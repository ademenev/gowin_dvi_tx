==> flow/design.v <==
module dvi_encoder(
  rst_n,
  pix_clk,
  de,
  data,
  control,
  encoded
);
input rst_n;
input pix_clk;
input de;
input [1:0]control;
input [7:0]data;
output reg [9:0] encoded;
reg [4:0] bias = 8'b0;
function [3:0] ones(input [7:0]data);
  ones = 4'b0 + data[0] + data[1] + data[2] + data[3] + data[4] + data[5] + data[6] + data[7];
endfunction
wire [8:0]qm_0 = {
  1'b1,
  data[0] ^ data[1] ^ data[2] ^ data[3] ^ data[4] ^ data[5] ^ data[6] ^ data[7],
  data[0] ^ data[1] ^ data[2] ^ data[3] ^ data[4] ^ data[5] ^ data[6],
  data[0] ^ data[1] ^ data[2] ^ data[3] ^ data[4] ^ data[5],
  data[0] ^ data[1] ^ data[2] ^ data[3] ^ data[4],
  data[0] ^ data[1] ^ data[2] ^ data[3],
  data[0] ^ data[1] ^ data[2],
  data[0] ^ data[1],
  data[0]
};
wire [8:0]qm_1 = {
  1'b0,
  data[0] ^ ~data[1] ^ ~data[2] ^ ~data[3] ^ ~data[4] ^ ~data[5] ^ ~data[6] ^ ~data[7],
  data[0] ^ ~data[1] ^ ~data[2] ^ ~data[3] ^ ~data[4] ^ ~data[5] ^ ~data[6],
  data[0] ^ ~data[1] ^ ~data[2] ^ ~data[3] ^ ~data[4] ^ ~data[5],
  data[0] ^ ~data[1] ^ ~data[2] ^ ~data[3] ^ ~data[4],
  data[0] ^ ~data[1] ^ ~data[2] ^ ~data[3],
  data[0] ^ ~data[1] ^ ~data[2],
  data[0] ^ ~data[1],
  data[0]
};
wire [3:0]ones_in_data = ones(data);
wire [8:0]qm = (ones_in_data > 4) || ((ones_in_data == 4) && !data[0]) ? qm_1 : qm_0;
wire [3:0]ones_in_qm = ones(qm[7:0]);
wire [4:0] disparity = {ones_in_qm, 1'b0} - 5'd8;
wire invert = bias[4] ^ (ones_in_qm[3:2] != 0);
always@(posedge pix_clk) begin
  if (!rst_n) begin
    bias <= 0;
    encoded <= 0;
  end else begin
    if (!de) begin
      bias <= 0;
      case (control)
        2'b00: encoded <= 10'b1101010100;
        2'b01: encoded <= 10'b0010101011;
        2'b10: encoded <= 10'b0101010100;
        2'b11: encoded <= 10'b1010101011;
      endcase
    end else begin
      if ((bias == 0) || (ones_in_qm == 4)) begin
        encoded[9] <= ~qm[8];
        encoded[8] <= qm[8];
        encoded[7:0] <= qm[8] ? qm[7:0] : ~qm[7:0];
        bias <= qm[8] ? bias + disparity : bias - disparity; 
      end else begin
        encoded[9] <= invert;
        encoded[8] <= qm[8];
        encoded[7:0] <= qm[7:0] ^ {8{invert}};
        bias <= invert ? bias + {qm[8], 1'b0} - disparity : bias - {~qm[8], 1'b0} + disparity;
      end
    end
  end
end
endmodule
Step by step through the tools: dvi_encoder

The steps from the RTL of dvi_encoder to its reports follow in flow order.
Line numbers count from 1 in the design file above.
Cell names lack the library's common part.
The mark n/a stands for no value.

Top: dvi_encoder
Clock: pix_clk
Standard-cell library: sky130hd
Library corner: tt_025C_1v80

Elaborated design

Counts by Yosys on the flattened word-level netlist (proc, flatten, opt, wreduce; memories kept). Register bits leave out memories and registers merged into their read ports (data or address); mux counts leave out enables and synchronous resets folded into registers. Print and check cells are left out. Cells with the same type and inputs are merged into one.

Register bits: 15
Input bits: 13
Word-level cells: 79

Add/subtract/negate cells: 21
$lt $le $gt $ge: 1
Equal/unequal tests: 5
Mux-type cells: 13
Bitwise logic cells: 25
Reductions and logical operators: 12

Operators by type and width:

| operator                                     | number |
| adder 4 x 1 -> 4 bit                         | 8 |
| two-way mux 8 bit                            | 3 |
| parallel mux 8 bit (select 2 bit)            | 1 |
| XOR 1 bit                                    | 15 |
| two-way mux 5 bit                            | 3 |
| adder 5 bit                                  | 2 |
| subtractor 5 bit                             | 2 |
| two-way mux 9 bit                            | 1 |
| inverter 1 bit                               | 8 |
| OR reduction 2 bit                           | 4 |
| adder 3 x 1 -> 4 bit                         | 2 |
| equality test 4 x 3 -> 1 bit with constant B | 2 |
| XOR 8 bit                                    | 1 |
| inverter 8 bit                               | 1 |
| adder 2 x 1 -> 3 bit                         | 2 |
| adder 5 x 2 -> 5 bit                         | 1 |
| subtractor 5 x 2 -> 5 bit                    | 1 |
| subtractor 5 x 4 -> 5 bit with constant B    | 1 |
| logical NOT 5 bit                            | 1 |
| adder 1 x 1 -> 2 bit                         | 2 |
| equality test 2 bit with constant B          | 2 |
| > comparator 4 x 3 -> 1 bit with constant B  | 1 |
| parallel mux 1 bit (select 2 bit)            | 2 |
| two-way mux 1 bit                            | 3 |
| logical OR 1 bit                             | 2 |
| equality test 2 x 1 -> 1 bit with constant B | 1 |
| logical NOT 2 bit                            | 1 |
| AND reduction 2 bit                          | 1 |

Not listed: further kinds 3, cells in them 3.

Depth

Longest topological path by Yosys (ltp), each cell counted once; first at word level (registers and memories cut), then after technology mapping (sequential cells cut; the memories' decode and read muxes count).

Word-level depth: 23
ABC_AREA: 1
Depth in mapped cells: 31

Synthesis result

Yosys stat after the flow's synthesis: flattened, memories mapped to cells. It holds for the ABC_AREA given above (unset counts as 0); a run with the other value may have another netlist.
The area totals of this step are shown rounded.

Cells in the netlist: 230
Cell area after synthesis: 1,725 um^2
Flip-flops: 14
Buffers: 2

Cells by type:

| cell type | number | total area (um^2) |
| dfxtp_1   | 14     | 280.269 |
| fa_1      | 13     | 260.25 |
| ha_1      | 19     | 237.728 |
| inv_1     | 42     | 157.651 |
| nand2_1   | 40     | 150.144 |
| nand3_1   | 25     | 125.12 |
| xor2_1    | 8      | 70.067 |
| o21ai_0   | 11     | 55.053 |
| xnor2_1   | 6      | 52.55 |
| a21oi_1   | 10     | 50.048 |
| o21ai_1   | 6      | 30.029 |
| nor2_1    | 6      | 22.522 |
| a31oi_4   | 1      | 21.27 |
| o221ai_1  | 2      | 17.517 |
| o21ai_4   | 1      | 16.266 |
| a21o_1    | 2      | 15.014 |
| o31ai_1   | 2      | 15.014 |
| inv_4     | 2      | 12.512 |

Not listed: further types 16, cells in them 20.

Path before layout

OpenSTA on the mapped netlist: ideal clock, no wires. The path of least setup slack (recovery checks aside). Input and output delay are each 20% of the period. Register names are those of the netlist, which keeps one name where synthesis merged equal registers.

Kind: input -> register
Start: in data[0]
End: reg bias[4]
Clock period: 12,800 ps
External input delay: 2,560 ps
Time at the first pin: 2,560 ps
Arrival: 9,407 ps
Required time: 12,677 ps
Slack: 3,270 ps
Path delay: 6,970 ps
Stages: 28
Buffers on the path: 1
Synthesis period reached: 9,530 ps

"path delay" is the arrival time less input delay plus setup time.
"stages" counts driving pins, that of a launching flip-flop among them; a cell with two outputs on the path counts twice.
"synthesis period reached" = period - worst setup slack (recovery checks aside). The figure is calculated, with input and output delays left at 20% of the set period.
Between the ends stands the longest chain of elaborated cells between them, by number of cells; it is not shown to be the way that was timed. Of several equally long chains one is given.
Each line given opens the expression or statement behind the cell; cells for indexed reads and writes are added by Yosys, which also makes memories of some case tables.
At most two assigning lines are given for a register; there are more.

Cells stage by stage: inv_1 > fa_1 > fa_1 > fa_1 > inv_1 > ha_1 > fa_1 > o31ai_1 > nand2_1 > buf_2 > xor2_1 > fa_1 > fa_1 > fa_1 > inv_1 > ha_1 > fa_1 > inv_1 > ha_1 > inv_1 > ha_1 > a21o_1 > o21ai_0 > xor2_1 > or2_0 > nand3_1 > o21ai_1 > a21oi_1
Length of the longest elaborated chain: 22

Ends and longest elaborated chain, after synthesis:

| element                           | RTL line | text |
| start: declaration                | 13       | `input [7:0]data;` |
| adder 1 x 1 -> 2 bit              | 17       | `ones = 4'b0 + data[0] + data[1] + data[2] + data[3] + data[4] + data[5] + data[6] + data[7];` |
| adder 2 x 1 -> 3 bit              | 17       |  |
| adder 3 x 1 -> 4 bit              | 17       |  |
| adder 4 x 1 -> 4 bit (4 in a row) | 17       |  |
| equality test 4 x 3 -> 1 bit      | 42       | `wire [8:0]qm = (ones_in_data > 4) \|\| ((ones_in_data == 4) && !data[0]) ? qm_1 : qm_0;` |
| logical AND 1 bit                 | 42       |  |
| logical OR 1 bit                  | 42       |  |
| (+2 left out)                     | n/a      |  |
| adder 2 x 1 -> 3 bit              | 17       |  |
| adder 3 x 1 -> 4 bit              | 17       |  |
| adder 4 x 1 -> 4 bit (4 in a row) | 17       |  |
| subtractor 5 x 4 -> 5 bit         | 44       | `wire [4:0] disparity = {ones_in_qm, 1'b0} - 5'd8;` |
| adder 5 bit                       | 69       | `bias <= invert ? bias + {qm[8], 1'b0} - disparity : bias - {~qm[8], 1'b0} + disparity;` |
| two-way mux 5 bit                 | 69       |  |
| two-way mux 5 bit                 | 60       | `if ((bias == 0) \|\| (ones_in_qm == 4)) begin` |
| end: assignment                   | 64       | `bias <= qm[8] ? bias + disparity : bias - disparity;` |
| end: assignment                   | 69       |  |
| end: declaration                  | 15       | `reg [4:0] bias = 8'b0;` |

Worst path after layout

Path of least setup slack in the final report of run 1 (OpenROAD, finished layout, wires in). Where an end is a register, its clock arrival counts in the times.
The report prints the path's times to 10 ps; the period is as set.

Kind: input -> register
Start: in data[0]
End: reg bias[4]
Clock period: 12,500 ps
External input delay: 2,500 ps
Time at the first pin: 2,500 ps
Arrival: 10,590 ps
Required time: 12,670 ps
Slack: 2,080 ps
Stages: 28
Buffers on the path: 1

Between the ends stands the longest chain of elaborated cells between them, by number of cells; it is not shown to be the way that was timed. Of several equally long chains one is given.
At most two assigning lines are given for a register; there are more.

Cells stage by stage: clkdlybuf4s50_1 > inv_1 > fa_1 > fa_1 > fa_1 > inv_1 > ha_1 > fa_1 > o31ai_1 > nand2_1 > xnor2_1 > fa_1 > fa_1 > fa_1 > inv_1 > ha_1 > fa_1 > inv_1 > ha_1 > inv_1 > ha_1 > a21o_1 > o21ai_0 > xor2_1 > or2_0 > nand3_1 > o21ai_1 > a21oi_1
Length of the longest elaborated chain: 22

Ends and longest elaborated chain, after layout:

| element                           | RTL line | text |
| start: declaration                | 13       | `input [7:0]data;` |
| adder 1 x 1 -> 2 bit              | 17       | `ones = 4'b0 + data[0] + data[1] + data[2] + data[3] + data[4] + data[5] + data[6] + data[7];` |
| adder 2 x 1 -> 3 bit              | 17       |  |
| adder 3 x 1 -> 4 bit              | 17       |  |
| adder 4 x 1 -> 4 bit (4 in a row) | 17       |  |
| equality test 4 x 3 -> 1 bit      | 42       | `wire [8:0]qm = (ones_in_data > 4) \|\| ((ones_in_data == 4) && !data[0]) ? qm_1 : qm_0;` |
| logical AND 1 bit                 | 42       |  |
| logical OR 1 bit                  | 42       |  |
| (+2 left out)                     | n/a      |  |
| adder 2 x 1 -> 3 bit              | 17       |  |
| adder 3 x 1 -> 4 bit              | 17       |  |
| adder 4 x 1 -> 4 bit (4 in a row) | 17       |  |
| subtractor 5 x 4 -> 5 bit         | 44       | `wire [4:0] disparity = {ones_in_qm, 1'b0} - 5'd8;` |
| adder 5 bit                       | 69       | `bias <= invert ? bias + {qm[8], 1'b0} - disparity : bias - {~qm[8], 1'b0} + disparity;` |
| two-way mux 5 bit                 | 69       |  |
| two-way mux 5 bit                 | 60       | `if ((bias == 0) \|\| (ones_in_qm == 4)) begin` |
| end: assignment                   | 64       | `bias <= qm[8] ? bias + disparity : bias - disparity;` |
| end: assignment                   | 69       |  |
| end: declaration                  | 15       | `reg [4:0] bias = 8'b0;` |

Subject: flow runs of dvi_encoder

Hi,

Measured results for dvi_encoder: 2 stored runs of the Yosys and OpenROAD flow on sky130hd. The settings differ; the order carries no meaning. The constraints put input and output delay at 20% of the set period each and load the outputs with 0.01 pF.
"clock period reached" = clock period - worst setup slack. The figure is calculated, with input and output delays left at 20% of the set period.
"time of the worst setup path" is the time allowed to the run's worst setup path (the clock period less input and output delay, where it has them) less its slack. Clock arrival times count: a late capture clock shortens it, a late launch clock lengthens it.
"time of the worst setup path" is given in steps of 10 ps.
Values from the reports are rounded here.

## Run 1

==> flow/run.sh <==
#!/bin/bash
# the make line also repeats the synthesis and layout settings of config.mk as NAME=value (left out here)
make -C /OpenROAD-flow-scripts/flow DESIGN_CONFIG=/design/flow/config.mk WORK_HOME=/design/flow/orfs CLKGATE_MAP_FILE= finish
==> flow/config.mk <==
export PLATFORM = sky130hd
export DESIGN_NAME = dvi_encoder
export DESIGN_NICKNAME = dvi_encoder
export VERILOG_FILES = /design/flow/design.v
export SDC_FILE = /design/flow/constraint.sdc
export NUM_CORES = 4
export LEC_CHECK = 0
export ABC_AREA = 1
export CAP_MARGIN = 20
export CELL_PAD_IN_SITES_GLOBAL_PLACEMENT = 1
export CORE_ASPECT_RATIO = 0.77
export CORE_MARGIN = 8
export CORE_UTILIZATION = 29
export CTS_CLUSTER_DIAMETER = 361
export GPL_ROUTABILITY_DRIVEN = 0
export HOLD_SLACK_MARGIN = 0.23
export MAX_ROUTING_LAYER = met5
export PLACE_DENSITY_LB_ADDON = 0.26
export SLEW_MARGIN = 10
==> flow/constraint.sdc <==
create_clock -name core_clock -period 12.5 [get_ports {pix_clk}]
set_input_delay 2.5000 -clock core_clock [delete_from_list [all_inputs] [get_ports {pix_clk}]]
set_output_delay 2.5000 -clock core_clock [all_outputs]
set_load 0.01 [all_outputs]

| result of run 1 | value |
|---|---|
| Yosys chip area after synthesis | 1,725 um^2 |
| die size | 8,695 um^2 |
| standard-cell area after layout | 2,072 um^2 |
| utilization after layout | 36.3% |
| setup slack of the worst path | 2,082 ps |
| summed negative setup slack | 0 ps |
| worst hold slack in the final report | 676 ps |
| clock period reached | 10,418 ps |
| time of the worst setup path | 7,920 ps |
| class of the worst setup path | input -> register |

## Run 2

==> flow/run.sh <==
#!/bin/bash
# the make line also repeats the synthesis and layout settings of config.mk as NAME=value (left out here)
make -C /OpenROAD-flow-scripts/flow DESIGN_CONFIG=/design/flow/config.mk WORK_HOME=/design/flow/orfs CLKGATE_MAP_FILE= finish
==> flow/config.mk <==
export PLATFORM = sky130hd
export DESIGN_NAME = dvi_encoder
export DESIGN_NICKNAME = dvi_encoder
export VERILOG_FILES = /design/flow/design.v
export SDC_FILE = /design/flow/constraint.sdc
export NUM_CORES = 4
export LEC_CHECK = 0
export CAP_MARGIN = 20
export CORE_MARGIN = 2
export CORE_UTILIZATION = 40
export SETUP_SLACK_MARGIN = 1.48
export SLEW_MARGIN = 20
==> flow/constraint.sdc <==
create_clock -name core_clock -period 9.26 [get_ports {pix_clk}]
set_input_delay 1.8520 -clock core_clock [delete_from_list [all_inputs] [get_ports {pix_clk}]]
set_output_delay 1.8520 -clock core_clock [all_outputs]
set_load 0.01 [all_outputs]

| result of run 2 | value |
|---|---|
| Yosys chip area after synthesis | 1,642 um^2 |
| die size | 4,632 um^2 |
| standard-cell area after layout | 2,375 um^2 |
| utilization after layout | 59.8% |
| setup slack of the worst path | 567 ps |
| summed negative setup slack | 0 ps |
| worst hold slack in the final report | 829 ps |
| clock period reached | 8,693 ps |
| time of the worst setup path | 6,840 ps |
| class of the worst setup path | input -> register |

Regards
