==> flow/design.v <==
module vesa(rst_n, column, row, vsync, hsync, data_en, clock);
input rst_n;
input clock;
output reg [10:0] column;
output reg [10:0] row;
output reg vsync;
output reg hsync;
output reg data_en;
localparam h_sync_time = 12'd40;
localparam h_bporch_time = 12'd220;
localparam h_fporch_time = 12'd110;
localparam h_lborder_time = 12'd0;
localparam h_rborder_time = 12'd0;
localparam h_addr_time = 12'd1280;
localparam v_sync_time = 12'd5;
localparam v_bporch_time = 12'd20;
localparam v_fporch_time = 12'd5;
localparam v_tborder_time = 12'd0;
localparam v_bborder_time = 12'd0;
localparam v_addr_time = 12'd720;
localparam h_total_time = h_sync_time + h_bporch_time + h_fporch_time + h_lborder_time + h_rborder_time + h_addr_time;
localparam v_total_time = v_sync_time + v_bporch_time + v_fporch_time + v_tborder_time + v_bborder_time + v_addr_time;
reg [11:0] col_counter = 0 ;
reg [11:0] row_counter = 0;
wire last_col = col_counter >= h_total_time - 1'b1;
wire last_row = row_counter >= v_total_time - 1'b1;
wire [11:0] row_addr_int;
wire [11:0] col_addr_int;
assign col_addr_int = col_counter - (h_sync_time + h_bporch_time + h_lborder_time );
assign row_addr_int = row_counter - (v_sync_time + v_bporch_time + v_tborder_time );
wire v_en = (row_addr_int < v_addr_time);
wire h_en = (col_addr_int < h_addr_time);
always@(posedge clock or negedge rst_n) begin
  if (!rst_n) begin
    col_counter <= 0;
    row_counter <= 0;
    column <= 0;
    row <= 0;
    vsync <= 0;
    hsync <= 0;
    data_en <= 0;
  end else begin
    if (last_col) col_counter <= 12'b0;
    else col_counter <= col_counter + 1'b1;
    if (last_row & last_col) row_counter <= 12'b0;
    else if (last_col) row_counter <= row_counter + 1'b1;
    hsync <= (col_counter < h_sync_time - 1);
    column <= col_addr_int[10:0];
    row <= row_addr_int[10:0];
    data_en <= v_en & h_en;
    vsync <= (row_counter < v_sync_time);
  end
end
endmodule
# Reports on vesa
# What the tools print for vesa, step after step.
# Lines are those of the file above, counted from 1.
# Library cell names are shortened.
# The mark n/a stands for no value.
[design]
top_module = "vesa"
clock = "clock"
lib = "sky130hd"
corner = "tt_025C_1v80"

# After elaboration
# Yosys after proc, flatten, opt, wreduce and memory -nomap, before mapping. Memory bits, and registers merged into a memory's read port (data or address), are not among the register bits. Print and check cells are not counted. Equal cells are merged and count once.
[word_totals]
regBits = 49
elab_cells = 23
[op_classes]
addsub = 4
compare = 6
mux = 3
bitwise = 2
reduce_logical = 1
[op_table]
columns = ["op", "n"]
rows = [
  ["two-way mux 12 bit", 3],
  ["adder 12 x 1 -> 12 bit (second input constant)", 2],
  [">= comparator 12 x 10 -> 1 bit (second input constant)", 1],
  ["< comparator 12 x 10 -> 1 bit (second input constant)", 1],
  [">= comparator 12 x 11 -> 1 bit (second input constant)", 1],
  ["< comparator 12 x 11 -> 1 bit (second input constant)", 1],
  ["< comparator 12 x 3 -> 1 bit (second input constant)", 1],
  ["subtractor 12 x 5 -> 12 bit (second input constant)", 1],
  ["< comparator 12 x 6 -> 1 bit (second input constant)", 1],
  ["subtractor 12 x 9 -> 12 bit (second input constant)", 1],
  ["bitwise AND 1 bit", 2],
  ["nonzero test 2 bit", 1],
]

# Longest topological paths
# Longest topological path by Yosys (ltp), each cell counted once; first at word level (registers and memories cut), then after technology mapping (sequential cells cut; the memories' decode and read muxes count).
[logic_depth]
word_depth = 3
ABC_AREA = 0
depth_mapped = 8

# After synthesis
# The flow's flattened synthesis, as Yosys stat reports it; memories are mapped. The netlist is that of the ABC_AREA named above (0 if unset); the other value can give another one.
# Totals and module areas in this step are rounded.
[types]
columns = ["cell", "n", "area_total_um2"]
rows = [
  ["dfrtp_1", 49, 1.23E+03],
  ["ha_1", 9, 112.608],
  ["xor2_1", 11, 96.342],
  ["xnor2_1", 10, 87.584],
  ["nor2_1", 21, 78.826],
  ["nand2_1", 20, 75.072],
  ["o21ai_0", 12, 60.058],
  ["nand3_1", 11, 55.053],
  ["a21oi_1", 9, 45.043],
  ["inv_1", 12, 45.043],
  ["a32o_1", 3, 30.029],
  ["and3b_1", 3, 26.275],
  ["buf_2", 5, 25.024],
  ["nand2b_1", 4, 25.024],
  ["nand4_1", 4, 25.024],
  ["nor2b_1", 4, 25.024],
  ["nor3_1", 5, 25.024],
  ["buf_4", 3, 22.522],
]
# Other cell types: 37; their cells: 48.
[mapped]
cells = 243
synth_area_mm2 = 0.0025
flip_flops = 49
n_buf = 14

# Timing after synthesis
# OpenSTA on the mapped netlist: ideal clock, no wires. The path of least setup slack (recovery checks aside). Input and output delay are each 20% of the period. Register names are those of the netlist, which keeps one name where synthesis merged equal registers.
[synth_path]
kind = "flip-flop to flip-flop"
startpoint = "reg col_counter[3]"
endpoint = "reg row_counter[4]"
tclk_ns = 2.01
setup_ns = 0.083
launch_ns = 0.000
arrival_time_ns = 1.774
t_required_ns = 1.927
path_slack_ns = 0.154
path_delay_ns = 1.857
driving_pins = 8
path_buffers = 0
synth_period_reached_ns = 1.856
# "path_delay_ns" = arrival - input delay + setup time.
# "driving_pins" counts driving pins, that of a launching flip-flop among them; a cell with two outputs on the path counts twice.
# "synth_period_reached_ns" is the clock period less the worst setup slack; recovery checks do not enter. This is arithmetic on one report: input and output delays are still those of the set period (20% each).
# Between the ends stands the longest chain of elaborated cells between them, by number of cells; it is not shown to be the way that was timed. Of several equally long chains one is given.
# Each line given opens the expression or statement behind the cell; cells for indexed reads and writes are added by Yosys, which also makes memories of some case tables.
# At most two assigning lines are given for a register; there are more.
[synth_between]
cell_sequence = "dfrtp_1 > inv_1 > ha_1 > and3b_1 > o21ai_2 > a31oi_2 > or4_1 > o21ai_0"
elab_chain_cells = 3
cone_cells = 5
lines_between = 3
classes_between = "1 x compare; 2 x mux; 1 x logic; 1 x reduce/logical"
[synth_rtl]
columns = ["element", "line", "source"]
rows = [
  ["from (decl)", 23, "reg [11:0] col_counter = 0 ;"],
  ["from (assign)", 35, "col_counter <= 0;"],
  ["from (assign)", 44, "else col_counter <= col_counter + 1'b1;"],
  [">= comparator 12 x 11 -> 1 bit", 25, "wire last_col = col_counter >= h_total_time - 1'b1;"],
  ["two-way mux 12 bit", 46, "else if (last_col) row_counter <= row_counter + 1'b1;"],
  ["two-way mux 12 bit", 45, "if (last_row & last_col) row_counter <= 12'b0;"],
  ["to (assign)", 45, ""],
  ["to (assign)", 46, ""],
  ["to (decl)", 24, "reg [11:0] row_counter = 0;"],
]

# Path in the finished layout
# From the final timing report of run 1: the path of least setup slack in the routed layout; clock arrival at registers is part of the times.
[layout_path]
kind = "flip-flop to flip-flop"
startpoint = "reg col_counter[3]"
endpoint = "reg row_counter[7]"
tclk_ns = 3.66
setup_ns = 0.10
launch_ns = 0.29
arrival_time_ns = 2.38
t_required_ns = 3.85
path_slack_ns = 1.48
driving_pins = 8
path_buffers = 0
# Between the ends stands the longest chain of elaborated cells between them, by number of cells; it is not shown to be the way that was timed. Of several equally long chains one is given.
# At most two assigning lines are given for a register; there are more.
[layout_between]
cell_sequence = "dfrtp_1 > inv_1 > ha_1 > and3b_1 > o21ai_2 > a31o_2 > o21ai_0 > a32o_1"
elab_chain_cells = 3
cone_cells = 5
lines_between = 3
classes_between = "1 x compare; 2 x mux; 1 x logic; 1 x reduce/logical"
[layout_rtl]
columns = ["element", "line", "source"]
rows = [
  ["from (decl)", 23, "reg [11:0] col_counter = 0 ;"],
  ["from (assign)", 35, "col_counter <= 0;"],
  ["from (assign)", 44, "else col_counter <= col_counter + 1'b1;"],
  [">= comparator 12 x 11 -> 1 bit", 25, "wire last_col = col_counter >= h_total_time - 1'b1;"],
  ["two-way mux 12 bit", 46, "else if (last_col) row_counter <= row_counter + 1'b1;"],
  ["two-way mux 12 bit", 45, "if (last_row & last_col) row_counter <= 12'b0;"],
  ["to (assign)", 45, ""],
  ["to (assign)", 46, ""],
  ["to (decl)", 24, "reg [11:0] row_counter = 0;"],
]

# Measured results for vesa: 2 stored runs of the Yosys and OpenROAD flow on sky130hd. The settings differ; the order carries no meaning. The constraints put input and output delay at 20% of the set period each and load the outputs with 0.01 pF.
# "achieved_period_ns": clock period set for the run, less the worst setup slack. It is reckoned from that one timing run; input and output delays stay at 20% of the period that was set.
# The measured numbers are rounded.

[[run]]
name = "run 1"
[run.settings]
period_ns = 3.66
CAP_MARGIN = 20
CORE_MARGIN = 2
CORE_UTILIZATION = 40
SLEW_MARGIN = 20
[run.results]
yosys_chip_area_mm2 = 0.0025
design.die.area_mm2 = 0.0068
post_route_stdcell_area_mm2 = 0.0028
final_setup_ws_ns = 1.5
achieved_period_ns = 2.183

[[run]]
name = "run 2"
[run.settings]
period_ns = 2.01
CORE_UTILIZATION = 43
PLACE_DENSITY_LB_ADDON = 0.1
CELL_PAD_IN_SITES_GLOBAL_PLACEMENT = 2
ABC_AREA = 0
CTS_CLUSTER_DIAMETER = 132
CAP_MARGIN = 10
SLEW_MARGIN = 25
MIN_ROUTING_LAYER = "met1"
CORE_MARGIN = 2
[run.results]
yosys_chip_area_mm2 = 0.0025
design.die.area_mm2 = 0.0064
post_route_stdcell_area_mm2 = 0.003
final_setup_ws_ns = 0.11
achieved_period_ns = 1.896
